==> flow/design.v <==
module ccsds_scrambler
(
    input        logic   data_i,
    output       logic   data_o,
    input        clk_i,
    input        rst_ni,
    input [31:0] cycles_per_bit
);
    reg  [7:0]    state_q, state_d;
    reg           data_o_q, data_o_d;
    reg  [7:0]    count_d, count_q;
    reg  [31:0]   cycle_counter;
    assign count_d = count_q + 1;  
    assign data_o = data_o_q;
    always_comb begin
        state_d[6:0] = state_q[7:1];
        state_d[7]   = state_q[0] ^ state_q[3] ^ state_q[5] ^ state_q[7];
        data_o_d     = data_i ^ state_q[0]; 
    end
    always_ff @(posedge clk_i)
    begin
        data_o_q <= data_o_d;
        if (!rst_ni) begin
            state_q      <= 8'b11111111;
            count_q      <= '0;
            cycle_counter <= 32'b0;
        end else if (cycle_counter < cycles_per_bit) begin
            state_q      <= state_q;
            count_q      <= count_d;
            cycle_counter <= cycle_counter + 1;
        end else begin
            cycle_counter = 0;
            if (count_q < 255) begin 
                state_q      <= state_d;
                count_q      <= count_d;
            end else begin
                state_q      <= 8'b11111111;
                count_q      <= '0;
                cycle_counter <= cycle_counter + 1;
            end
        end 
    end
endmodule
[Reports on ccsds_scrambler]
The steps from the RTL of ccsds_scrambler to its reports follow in flow order.
Lines are those of the file above, counted from 1.
Library cell names are shortened.
The mark - stands for no value.
Design
  design top: ccsds_scrambler
  clock input: clk_i
  standard-cell library: sky130hd
  corner: tt_025C_1v80

[Word level]
Yosys after proc, flatten, opt, wreduce and memory -nomap, before mapping. Enables and synchronous resets that opt folds into registers are not counted as muxes. Memory bits, and registers merged into a memory's read port (data or address), are not among the register bits. Print and check cells are not counted. Equal cells are merged and count once.
Cells by class
  order comparisons: 2
  muxes and demuxes: 5
  $add $sub $neg: 2
  bitwise gates (word level): 4
Operator list (number)
  adder 32 x 1 -> 32 bit (second input constant): 1
  < comparator 32 bit: 1
  2-to-1 mux 32 bit: 1
  2-to-1 mux 8 bit: 3
  adder 8 x 1 -> 8 bit (second input constant): 1
  < comparator 8 bit (second input constant): 1
  bitwise XOR 1 bit: 4
  2-to-1 mux 1 bit: 1
Bit counts
  output and inout port bits: 1
  flip-flop bits (word level): 49

[Logic depth]
Longest topological path by Yosys (ltp), each cell counted once; first at word level (registers and memories cut), then after technology mapping (sequential cells cut; the memories' decode and read muxes count).
Depth
  depth in word-level cells: 4
  ABC_AREA: 0
  gate-level depth with buffers: 9

[Synthesis result]
Yosys stat after the flow's synthesis: flattened, memories mapped to cells. It holds for the ABC_AREA given above (unset counts as 0); a run with the other value may have another netlist.
Cell types (number)
  dfxtp_1: 49
  ha_1: 33
  nor2_1: 51
  xnor2_1: 20
  xor2_1: 19
  inv_1: 36
  nand3_1: 23
  nand2_1: 23
  and2_1: 9
  nand4_1: 9
  a21oi_1: 10
  mux2i_1: 4
  nor3_1: 8
  and3_1: 6
  nor2b_1: 5
  o21a_1: 4
  a221oi_1: 3
  buf_4: 3
Not listed: further types 22, cells in them 30.
Synthesis totals
  standard cells after synthesis: 345
  flip-flop cells: 49
  sequential part of the area: 980.9 um^2
  synthesis area: 2902.8 um^2

[Path before layout]
Path of least setup slack by OpenSTA after synthesis, without wires, with an ideal clock, recovery checks aside; 20% of the period is set as input and as output delay. Where synthesis merged equal registers, the netlist keeps one of their names.
Timing path post-synthesis
  kind: in2reg
  start point: input port cycles_per_bit[30]
  end point: register cycle_counter[31]
  delay of the path: 1.849 ns
  stages on the path: 9
  time at the first pin: 0.582 ns
  required time: 2.795 ns
  setup slack: 0.480 ns
  path buffers: 1
  clock period: 2.91 ns
  setup time: 0.115 ns
  data arrival time: 2.316 ns
  synthesis period reached: 2.43 ns
"delay of the path" = arrival - input delay + setup time.
"stages on the path" counts driving pins, that of a launching flip-flop among them; a cell with two outputs on the path counts twice.
"synthesis period reached" is the clock period less the worst setup slack; recovery checks do not enter. This is arithmetic on one report: input and output delays are still those of the set period (20% each).
Between the ends stands the longest chain of elaborated cells between them, by number of cells; it is not shown to be the way that was timed. Of several equally long chains one is given.
A line is the first line of the expression or statement that the cell stems from. Yosys adds cells for indexed reads and writes and turns some case tables into memories.
At most two assigning lines are given for a register; there are more.
On the way, post-synthesis
  cells stage by stage: inv_1 ha_1 and4_1 nand4_1 or4_4 a31o_4 nand3_2 buf_4 nor2_1
  length of the longest elaborated chain: 2
  elaborated cells on any way between the ends: 2
  source lines of those cells: 1
  those cells by class: compare (1); mux (1)
RTL lines, path post-synthesis
  start: declaration: line 7  | input [31:0] cycles_per_bit
  < comparator 32 bit: line 27  | end else if (cycle_counter < cycles_per_bit) begin
  2-to-1 mux 32 bit: line 27
  end: assignment: line 30  | cycle_counter <= cycle_counter + 1;
  end: assignment: line 39  | cycle_counter <= cycle_counter + 1;
  end: declaration: line 12  | reg  [31:0]   cycle_counter;

[Timing after layout]
Path of least setup slack in the final report of flow run A (OpenROAD, finished layout, wires in). Where an end is a register, its clock arrival counts in the times.
Timing path post-layout
  kind: in2reg
  start point: input port cycles_per_bit[27]
  end point: register cycle_counter[19]
  required time: 4.66 ns
  setup time: 0.07 ns
  clock period: 4.42 ns
  path buffers: 1
  stages on the path: 9
  setup slack: 1.00 ns
  time at the first pin: 0.88 ns
  data arrival time: 3.66 ns
Between the ends stands the longest chain of elaborated cells between them, by number of cells; it is not shown to be the way that was timed. Of several equally long chains one is given.
At most two assigning lines are given for a register; there are more.
On the way, post-layout
  cells stage by stage: clkdlybuf4s50_1 inv_1 ha_1 and2_1 a221o_1 a221oi_1 o21a_1 nand3_2 nor2_1
  length of the longest elaborated chain: 2
  elaborated cells on any way between the ends: 2
  source lines of those cells: 1
  those cells by class: compare (1); mux (1)
RTL lines, path post-layout
  start: declaration: line 7  | input [31:0] cycles_per_bit
  < comparator 32 bit: line 27  | end else if (cycle_counter < cycles_per_bit) begin
  2-to-1 mux 32 bit: line 27
  end: assignment: line 30  | cycle_counter <= cycle_counter + 1;
  end: assignment: line 39  | cycle_counter <= cycle_counter + 1;
  end: declaration: line 12  | reg  [31:0]   cycle_counter;

--- measured runs ---
2 stored runs of ccsds_scrambler in the flow (synthesis by Yosys, layout by OpenROAD, sky130hd cells), in arbitrary order. Constraints: input delay and output delay 20% of the set period each, output load 0.01 pF.
"finish__power__total" rests on the timing tool's default activity at the inputs, not on a simulated workload.

Flow files of flow run A
==> flow/run.sh <==
#!/bin/bash
# the make line also repeats the synthesis and layout settings of config.mk as NAME=value (left out here)
make -C /OpenROAD-flow-scripts/flow DESIGN_CONFIG=/design/flow/config.mk WORK_HOME=/design/flow/orfs CLKGATE_MAP_FILE= finish
==> flow/config.mk <==
export PLATFORM = sky130hd
export DESIGN_NAME = ccsds_scrambler
export DESIGN_NICKNAME = ccsds_scrambler
export VERILOG_FILES = /design/flow/design.v
export SDC_FILE = /design/flow/constraint.sdc
export NUM_CORES = 4
export LEC_CHECK = 0
export CAP_MARGIN = 20
export CORE_MARGIN = 2
export CORE_UTILIZATION = 41
export CTS_CLUSTER_DIAMETER = 203
export CTS_CLUSTER_SIZE = 76
export GPL_ROUTABILITY_DRIVEN = 0
export PLACE_DENSITY = 0.83
export SETUP_SLACK_MARGIN = 0.25
export SLEW_MARGIN = 30
==> flow/constraint.sdc <==
create_clock -name core_clock -period 4.42 [get_ports {clk_i}]
set_input_delay 0.8840 -clock core_clock [delete_from_list [all_inputs] [get_ports {clk_i}]]
set_output_delay 0.8840 -clock core_clock [all_outputs]
set_load 0.01 [all_outputs]

report of flow run A
yosys chip area after synthesis (um^2): 2902.8
finish__design__die__area: 7768.7
finish__design__instance__area__stdcell: 3459.6
finish__timing__setup__ws: 1.004
finish__timing__setup__tns: 0.000
finish__timing__hold__ws: 0.453
finish__power__total: 8.453e-04

Flow files of flow run B
==> flow/run.sh <==
#!/bin/bash
# the make line also repeats the synthesis and layout settings of config.mk as NAME=value (left out here)
make -C /OpenROAD-flow-scripts/flow DESIGN_CONFIG=/design/flow/config.mk WORK_HOME=/design/flow/orfs CLKGATE_MAP_FILE= finish
==> flow/config.mk <==
export PLATFORM = sky130hd
export DESIGN_NAME = ccsds_scrambler
export DESIGN_NICKNAME = ccsds_scrambler
export VERILOG_FILES = /design/flow/design.v
export SDC_FILE = /design/flow/constraint.sdc
export NUM_CORES = 4
export LEC_CHECK = 0
export CAP_MARGIN = 10
export CELL_PAD_IN_SITES_DETAIL_PLACEMENT = 0
export CELL_PAD_IN_SITES_GLOBAL_PLACEMENT = 2
export CORE_MARGIN = 4
export CORE_UTILIZATION = 61
export CTS_CLUSTER_DIAMETER = 214
export MAX_ROUTING_LAYER = met4
export MIN_ROUTING_LAYER = met2
export PLACE_DENSITY = 0.76
export SLEW_MARGIN = 0
export TNS_END_PERCENT = 90
==> flow/constraint.sdc <==
create_clock -name core_clock -period 4.57 [get_ports {clk_i}]
set_input_delay 0.9140 -clock core_clock [delete_from_list [all_inputs] [get_ports {clk_i}]]
set_output_delay 0.9140 -clock core_clock [all_outputs]
set_load 0.01 [all_outputs]

report of flow run B: did not finish, place, GPL-0301
--- end ---
